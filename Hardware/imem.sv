==> flow/design.v <==
package core_pkg;
  parameter int XLEN        = 32;    
  parameter int ARCH_REGS   = 32;    
  parameter int PREGS       = 64;    
  parameter int ROB_ENTRIES = 32;    
  parameter int IQ_ENTRIES  = 32;    
  parameter int LSQ_ENTRIES = 32;    
  parameter int FETCH_WIDTH = 2;     
  parameter int ISSUE_WIDTH = 2;     
  localparam int LOG2_PREGS = (PREGS <= 1) ? 1 : $clog2(PREGS);
  localparam int LOG2_ARCH  = (ARCH_REGS <= 1) ? 1 : $clog2(ARCH_REGS);
  typedef logic [XLEN-1:0]  reg_t;
  typedef logic [LOG2_PREGS-1:0] preg_tag_t;
  typedef logic [LOG2_ARCH-1:0]  areg_tag_t;
endpackage : core_pkg
`timescale 1ns/1ps
import core_pkg::*;
module inst_rom #(
    parameter int ROM_SIZE = 256,     
    parameter int XLEN = 32
)(
    input  logic             clk,
    input  logic             reset,
    input  logic             imem_ren,
    input  logic [XLEN-1:0]  imem_addr0,
    input  logic [XLEN-1:0]  imem_addr1,
    output logic             imem_valid,
    output logic [XLEN-1:0]  imem_rdata0,
    output logic [XLEN-1:0]  imem_rdata1,
    output logic [1:0][XLEN-1:0]  imem_pc
);
    (* ram_style = "block" *) 
    logic [XLEN-1:0] rom [0:(ROM_SIZE/4)-1];
    initial begin
        for (int i = 0; i < (ROM_SIZE/4); i++) begin
            rom[i] = 32'h00000000;
        end
        rom['h00] = 32'h20200001;   
        rom['h01] = 32'h20A00010;   
        rom['h02] = 32'h00212800;   
        rom['h03] = 32'h20410004;   
        rom['h04] = 32'h20C00001;   
        rom['h05] = 32'h21200002;   
        rom['h06] = 32'h20A0000C;   
        rom['h07] = 32'h01292800;   
        rom['h08] = 32'h20C00048;   
        rom['h09] = 32'h44C90000;   
        rom['h0A] = 32'h20C00065;   
        rom['h0B] = 32'h44C90004;   
        rom['h0C] = 32'h20C0006C;   
        rom['h0D] = 32'h44C90008;   
        rom['h0E] = 32'h20C0006C;   
        rom['h0F] = 32'h44C9000C;   
        rom['h10] = 32'h20C0006F;   
        rom['h11] = 32'h44C90010;   
        rom['h12] = 32'h20C0002C;   
        rom['h13] = 32'h44C90014;   
        rom['h14] = 32'h20C00020;   
        rom['h15] = 32'h44C90018;   
        rom['h16] = 32'h20C0004C;   
        rom['h17] = 32'h44C9001C;   
        rom['h18] = 32'h20C00045;   
        rom['h19] = 32'h44C90020;   
        rom['h1A] = 32'h20C00047;   
        rom['h1B] = 32'h44C90024;   
        rom['h1C] = 32'h20C00076;   
        rom['h1D] = 32'h44C90028;   
        rom['h1E] = 32'h20C00038;   
        rom['h1F] = 32'h44C9002C;   
        rom['h20] = 32'h20C00021;   
        rom['h21] = 32'h44C90030;   
        rom['h22] = 32'h20C0000D;   
        rom['h23] = 32'h44C90034;   
        rom['h24] = 32'h20C0000A;   
        rom['h25] = 32'h44C90038;   
        rom['h26] = 32'h20C00000;   
        rom['h27] = 32'h44C9003C;   
        rom['h28] = 32'h20690000;   
        rom['h29] = 32'h40830000;   
        rom['h2A] = 32'h6080001B;   
        rom['h2B] = 32'h40C20000;   
        rom['h2C] = 32'h00C62824;   
        rom['h2D] = 32'h64DFFFFE;   
        rom['h2E] = 32'h44810000;   
        rom['h2F] = 32'h20630004;   
        rom['h30] = 32'h83FFFFF6;   
        rom['h31] = 32'h80000000;   
    end
    always_ff @(posedge clk) begin
        if (imem_ren) begin
            imem_valid <= 1'b1;
            imem_rdata0 <= rom[imem_addr0[XLEN-1:2]];
            imem_rdata1 <= rom[imem_addr1[XLEN-1:2]];
            imem_pc[0] <= imem_addr0;
            imem_pc[1] <= imem_addr1;
            $display("[IROM] Fetch: PC0=%h, instr0=%h, PC1=%h, instr1=%h", 
                    imem_addr0, rom[imem_addr0[XLEN-1:2]], 
                    imem_addr1, rom[imem_addr1[XLEN-1:2]]);
        end else begin
            imem_valid <= 1'b0;
        end
    end
endmodule
-- Reports on inst_rom
Tool output for the design above, in the order of the flow.
Lines are those of the file above, counted from 1.
Operators: Yosys type, input widths -> output width; for muxes data width and select width s.
Library cell names are shortened.
The mark -- stands for no value.
- design top: inst_rom
- clock input: clk
- standard-cell library: sky130hd
- corner: tt_025C_1v80

-- Word-level counts
Source: Yosys, flattened and elaborated, memories not mapped. Widths are those after wreduce; folded enables and synchronous resets count as part of the registers. Registers that Yosys merges into a memory's read port (data or address) are not register bits. Print and check cells do not count. Equal cells are merged and count once.
Memory sizes are those after Yosys's memory passes, which may raise the word count (mostly to a power of two), join words into wider ones and drop unused or constant bits.
- noted mux-type cells: 1
- operators by type and width (operator ; number):
    $mux 1 ; 1
- noted flip-flop bits (word level): 129
- memories kept: 1
- noted output and inout bits: 129
- input port bits: 67
- word-level cells at 7
- noted bits in read-only memories: 1920
- memory list (name ; depth ; bits a word ; read ports ; wr ports ; RTL line ; text):
    rom ; 64 ; 30 ; 2 ; 0 ; 33 ; logic [XLEN-1:0] rom [0:(ROM_SIZE/4)-1];

-- Depth
Yosys ltp: most cells in a row. Word level: on the elaborated netlist, between registers, memories and ports. Mapped: between sequential cells and ports; inverters and the memories' decode and read muxes count.
- noted word-level depth: 1
- ABC_AREA: 0
- mapped depth: 8

-- Synthesis result
Yosys stat after the flow's synthesis: flattened, memories mapped to cells. It holds for the ABC_AREA given above (unset counts as 0); a run with the other value may have another netlist.
- flip-flop cells: 109
- noted sequential part of the area: 0.0032631 mm^2
- standard cells after synthesis at 448
- cell area after synthesis: 0.0053927 mm^2
- cells by type (type ; number ; area in all (um^2)):
    edfxtp_1 ; 108 ; 3243.11
    ha_1 ; 23 ; 287.776
    buf_4 ; 23 ; 172.666
    nand2_1 ; 46 ; 172.666
    a21oi_1 ; 29 ; 145.139
    o21ai_0 ; 24 ; 120.115
    nor2b_1 ; 16 ; 100.096
    buf_2 ; 18 ; 90.086
    nor3_1 ; 14 ; 70.067
    a31oi_1 ; 11 ; 68.816
    nand2b_1 ; 11 ; 68.816
    nor2_1 ; 18 ; 67.565
    mux2i_1 ; 5 ; 50.048
    a211oi_1 ; 5 ; 37.536
    inv_1 ; 10 ; 37.536
    a211o_1 ; 4 ; 35.034
    mux2_2 ; 3 ; 33.782
    o22ai_1 ; 5 ; 31.28
Other cell types: 43; their cells: 75.

Ticket comment

Record of 2 stored runs of the RTL-to-layout flow on inst_rom, platform sky130hd. The runs are unordered. Constraints: input delay and output delay 20% of the set period each, output load 0.01 pF.
"clock period reached" means the clock period less the worst setup slack. The figure is calculated, with input and output delays left at 20% of the set period.
"worst path time" is the time allowed to the run's worst setup path (the clock period less input and output delay, where it has them) less its slack. Clock arrival times count: a late capture clock shortens it, a late launch clock lengthens it.
"worst path time" is given in steps of 10 ps.

Run 1

==> flow/run.sh <==
#!/bin/bash
# the make line also repeats the synthesis and layout settings of config.mk as NAME=value (left out here)
make -C /OpenROAD-flow-scripts/flow DESIGN_CONFIG=/design/flow/config.mk WORK_HOME=/design/flow/orfs CLKGATE_MAP_FILE= finish
==> flow/config.mk <==
export PLATFORM = sky130hd
export DESIGN_NAME = inst_rom
export DESIGN_NICKNAME = inst_rom
export VERILOG_FILES = /design/flow/design.v
export SDC_FILE = /design/flow/constraint.sdc
export NUM_CORES = 4
export LEC_CHECK = 0
export CAP_MARGIN = 20
export CORE_MARGIN = 2
export CORE_UTILIZATION = 40
export SETUP_SLACK_MARGIN = -0.26
export SLEW_MARGIN = 20
==> flow/constraint.sdc <==
create_clock -name core_clock -period 2.57 [get_ports {clk}]
set_input_delay 0.5140 -clock core_clock [delete_from_list [all_inputs] [get_ports {clk}]]
set_output_delay 0.5140 -clock core_clock [all_outputs]
set_load 0.01 [all_outputs]

Measured in run 1:
- synthesized cell area at 0.0053927 mm^2
- area inside the die boundary: 0.0144264 mm^2
- noted the area of the standard cells in the finished layout: 0.008034 mm^2
- noted the final design utilization: 60.9%
- smallest setup slack at 247 ps
- noted the setup total negative slack: 0 ps
- lowest hold slack: 631 ps
- clock period reached at 2,323 ps
- worst path time at 1,810 ps
- worst setup path type: input-to-reg

Run 2

==> flow/run.sh <==
#!/bin/bash
# the make line also repeats the synthesis and layout settings of config.mk as NAME=value (left out here)
make -C /OpenROAD-flow-scripts/flow DESIGN_CONFIG=/design/flow/config.mk WORK_HOME=/design/flow/orfs CLKGATE_MAP_FILE= finish
==> flow/config.mk <==
export PLATFORM = sky130hd
export DESIGN_NAME = inst_rom
export DESIGN_NICKNAME = inst_rom
export VERILOG_FILES = /design/flow/design.v
export SDC_FILE = /design/flow/constraint.sdc
export NUM_CORES = 4
export LEC_CHECK = 0
export CAP_MARGIN = 20
export CORE_MARGIN = 2
export CORE_UTILIZATION = 50
export CTS_CLUSTER_SIZE = 71
export SLEW_MARGIN = 20
export TNS_END_PERCENT = 85
==> flow/constraint.sdc <==
create_clock -name core_clock -period 2.59 [get_ports {clk}]
set_input_delay 0.5180 -clock core_clock [delete_from_list [all_inputs] [get_ports {clk}]]
set_output_delay 0.5180 -clock core_clock [all_outputs]
set_load 0.01 [all_outputs]

Measured in run 2:
- synthesized cell area at 0.0053927 mm^2
- area inside the die boundary: 0.0116316 mm^2
- noted the area of the standard cells in the finished layout: 0.0078738 mm^2
- noted the final design utilization: 75.6%
- smallest setup slack at 329 ps
- noted the setup total negative slack: 0 ps
- lowest hold slack: 514 ps
- clock period reached at 2,261 ps
- worst path time at 1,740 ps
- worst setup path type: input-to-reg
